==> flow/design.v <==
`timescale 1ns / 1ps
module RandGen(
    input CLK,
    input RST,
    output [31:0] RANDOM
    );
    const logic [31:0] SEED = 32'h6B1CCA14;
    logic [31:0] r_random;
    logic s_feedback;
    assign s_feedback = ~(r_random[31] ^ r_random[21] ^ r_random[1] ^ r_random[0]);
    assign RANDOM = r_random;
    always_ff @(posedge CLK) begin
        if (RST == 1'b1)                             
            r_random <= SEED;
        else
            r_random <= {r_random[30:0],s_feedback};  
    end
endmodule
# == Tool chain data of RandGen ==
# Tool output for the design above, in the order of the flow.
# Line numbers count from 1 in the design file above.
# Cell names lack the library's common part.
# A cell with n/a has no value.
# inputs
design,RandGen
clock_port,CLK
library,sky130hd
pvt_corner,tt_025C_1v80

# == Word-level counts ==
# Counts by Yosys on the flattened word-level netlist (proc, flatten, opt, wreduce; memories kept). Register bits leave out memories and registers merged into their read ports (data or address); mux counts leave out enables and synchronous resets folded into registers. Print and check cells are left out. Cells with the same type and inputs are merged into one.
# word_totals
register_bits,32
latchBits,0
mem_bits_rw,0
mem_bits_ro,0
clocked_rd_ports_x_width,0
memories,0
output_inout_bits,32
word_cells,5
# op_classes
addsub,0
n_mul,0
div_mod_pow,0
compare,0
equal,0
n_shift,0
n_mux,0
logic,4
n_reduce_logical,0
# ops
cell,count
1-bit bitwise XOR,3
1-bit NOT,1

# == Logic depth ==
# Depth = most cells in a row (Yosys ltp): at word level without a register or memory, in the mapped netlist without a sequential cell, where the memories' decode and read muxes count.
# logic_depth
word_depth,4
ABC_AREA,0
ltp_mapped,3
ltp_nobuf,3

# == Mapped cells and area ==
# Source: synth_stat.txt of the flow (Yosys; design flattened, memories mapped). It holds for the ABC_AREA given above (unset counts as 0); a run with the other value may have another netlist.
# The area totals of this step are shown rounded.
# types
cell_type,count,type_area_um2
dfxtp_1,32,640.614
nor2b_1,16,100.096
or2_1,14,87.584
xnor2_1,2,17.517
buf_2,3,15.014
nor2b_2,1,8.758
xor2_1,1,8.758
nor2_1,1,3.754
# mapped
stdcells,70
area_um2,882
ff_cells,32
n_buf,3

# == Timing after synthesis ==
# Path of least setup slack by OpenSTA after synthesis, without wires, with an ideal clock, recovery checks aside; 20% of the period is set as input and as output delay. Where synthesis merged equal registers, the netlist keeps one of their names.
# synth_timing
kind,register to register
startpoint,register r_random[21]
endpoint,register r_random[0]
period_ns,0.985
setup_time_ns,0.115
t_first_pin_ns,0.000
arrival_ns,0.722
t_required_ns,0.870
setup_slack_ns,0.148
path_delay_ns,0.837
path_stages,4
n_path_buf,0
synth_period_reached_ns,0.837
# "path_delay_ns" is the arrival time less input delay plus setup time.
# "path_stages": output pins that drive a net of the path, with the launching flip-flop's if there is one; two outputs of one cell count as two.
# "synth_period_reached_ns" = period - worst setup slack (recovery checks aside). The figure is calculated, with input and output delays left at 20% of the set period.
# The rows between start and end are the longest chain of elaborated cells between them; the timing report does not say that the signal goes this way. Where chains are equally long, one stands for them.
# Each line given opens the expression or statement behind the cell; cells for indexed reads and writes are added by Yosys, which also makes memories of some case tables.
# synth_between
cell_sequence,dfxtp_1 > xor2_1 > xnor2_1 > nor2_1
elab_chain_cells,4
# synth_lines
element,line_no,text
from (decl),8,logic [31:0] r_random;
from (assign),14,r_random <= SEED;
from (assign),16,"r_random <= {r_random[30:0],s_feedback};"
1-bit bitwise XOR x3,10,assign s_feedback = ~(r_random[31] ^ r_random[21] ^ r_random[1] ^ r_random[0]);
1-bit NOT,10,
to (assign),14,
to (assign),16,
to (decl),8,

# == Timing after layout ==
# From the final timing report of stored run 1: the path of least setup slack in the routed layout; clock arrival at registers is part of the times.
# layout_timing
kind,register to register
startpoint,register r_random[31]
endpoint,register r_random[0]
period_ns,0.641
setup_time_ns,0.10
t_first_pin_ns,0.32
arrival_ns,1.15
t_required_ns,0.86
setup_slack_ns,-0.29
path_stages,5
n_path_buf,1
# The rows between start and end are the longest chain of elaborated cells between them; the timing report does not say that the signal goes this way. Where chains are equally long, one stands for them.
# layout_between
cell_sequence,dfxtp_2 > buf_6 > xor2_2 > xnor2_1 > nor2_1
elab_chain_cells,4
# layout_lines
element,line_no,text
from (decl),8,logic [31:0] r_random;
from (assign),14,r_random <= SEED;
from (assign),16,"r_random <= {r_random[30:0],s_feedback};"
1-bit bitwise XOR x3,10,assign s_feedback = ~(r_random[31] ^ r_random[21] ^ r_random[1] ^ r_random[0]);
1-bit NOT,10,
to (assign),14,
to (assign),16,
to (decl),8,

Add stored flow runs of RandGen

Measured data: module RandGen, platform sky130hd, 2 stored runs of the flow under differing settings, order arbitrary. Input and output delays are each 20% of the period that was set; the output load is 0.01 pF.
"achieved_period_ns" means the clock period less the worst setup slack. The figure is calculated, with input and output delays left at 20% of the set period.
"worstPathTime_ns" is the time allowed to the run's worst setup path (the clock period less input and output delay, where it has them) less its slack. Clock arrival times count: a late capture clock shortens it, a late launch clock lengthens it.
"final_power_mw" rests on the timing tool's default activity at the inputs, not on a simulated workload.
Results are given in rounded form.

Stored run 1, flow files:
==> flow/run.sh <==
#!/bin/bash
# the make line also repeats the synthesis and layout settings of config.mk as NAME=value (left out here)
make -C /OpenROAD-flow-scripts/flow DESIGN_CONFIG=/design/flow/config.mk WORK_HOME=/design/flow/orfs CLKGATE_MAP_FILE= finish
==> flow/config.mk <==
export PLATFORM = sky130hd
export DESIGN_NAME = RandGen
export DESIGN_NICKNAME = RandGen
export VERILOG_FILES = /design/flow/design.v
export SDC_FILE = /design/flow/constraint.sdc
export NUM_CORES = 4
export LEC_CHECK = 0
export CAP_MARGIN = 20
export CORE_MARGIN = 2
export CORE_UTILIZATION = 40
export SLEW_MARGIN = 20
==> flow/constraint.sdc <==
create_clock -name core_clock -period 0.641 [get_ports {CLK}]
set_input_delay 0.1282 -clock core_clock [delete_from_list [all_inputs] [get_ports {CLK}]]
set_output_delay 0.1282 -clock core_clock [all_outputs]
set_load 0.01 [all_outputs]

==> results of stored run 1, as CSV <==
result,value
synthArea_um2,882
die_um2,2600
post_route_util_pct,69.6
final_setup_ws_ns,-0.291
fin_hold_ws_ns,0.324
final_power_mw,4.28
achieved_period_ns,0.932
worstPathTime_ns,0.93
path_kind,"register to register"

Stored run 2, flow files:
==> flow/run.sh <==
#!/bin/bash
# the make line also repeats the synthesis and layout settings of config.mk as NAME=value (left out here)
make -C /OpenROAD-flow-scripts/flow DESIGN_CONFIG=/design/flow/config.mk WORK_HOME=/design/flow/orfs CLKGATE_MAP_FILE= finish
==> flow/config.mk <==
export PLATFORM = sky130hd
export DESIGN_NAME = RandGen
export DESIGN_NICKNAME = RandGen
export VERILOG_FILES = /design/flow/design.v
export SDC_FILE = /design/flow/constraint.sdc
export NUM_CORES = 4
export LEC_CHECK = 0
export CAP_MARGIN = 15
export CELL_PAD_IN_SITES_DETAIL_PLACEMENT = 1
export CORE_ASPECT_RATIO = 1.78
export CORE_MARGIN = 4
export CORE_UTILIZATION = 21
export MAX_ROUTING_LAYER = met5
export PLACE_DENSITY = 0.78
export SLEW_MARGIN = 20
export TNS_END_PERCENT = 10
==> flow/constraint.sdc <==
create_clock -name core_clock -period 0.683 [get_ports {CLK}]
set_input_delay 0.1366 -clock core_clock [delete_from_list [all_inputs] [get_ports {CLK}]]
set_output_delay 0.1366 -clock core_clock [all_outputs]
set_load 0.01 [all_outputs]

==> results of stored run 2, as CSV <==
result,value
synthArea_um2,882
die_um2,5340
post_route_util_pct,37.1
final_setup_ws_ns,-0.229
fin_hold_ws_ns,0.375
final_power_mw,4.18
achieved_period_ns,0.912
worstPathTime_ns,0.91
path_kind,"register to register"
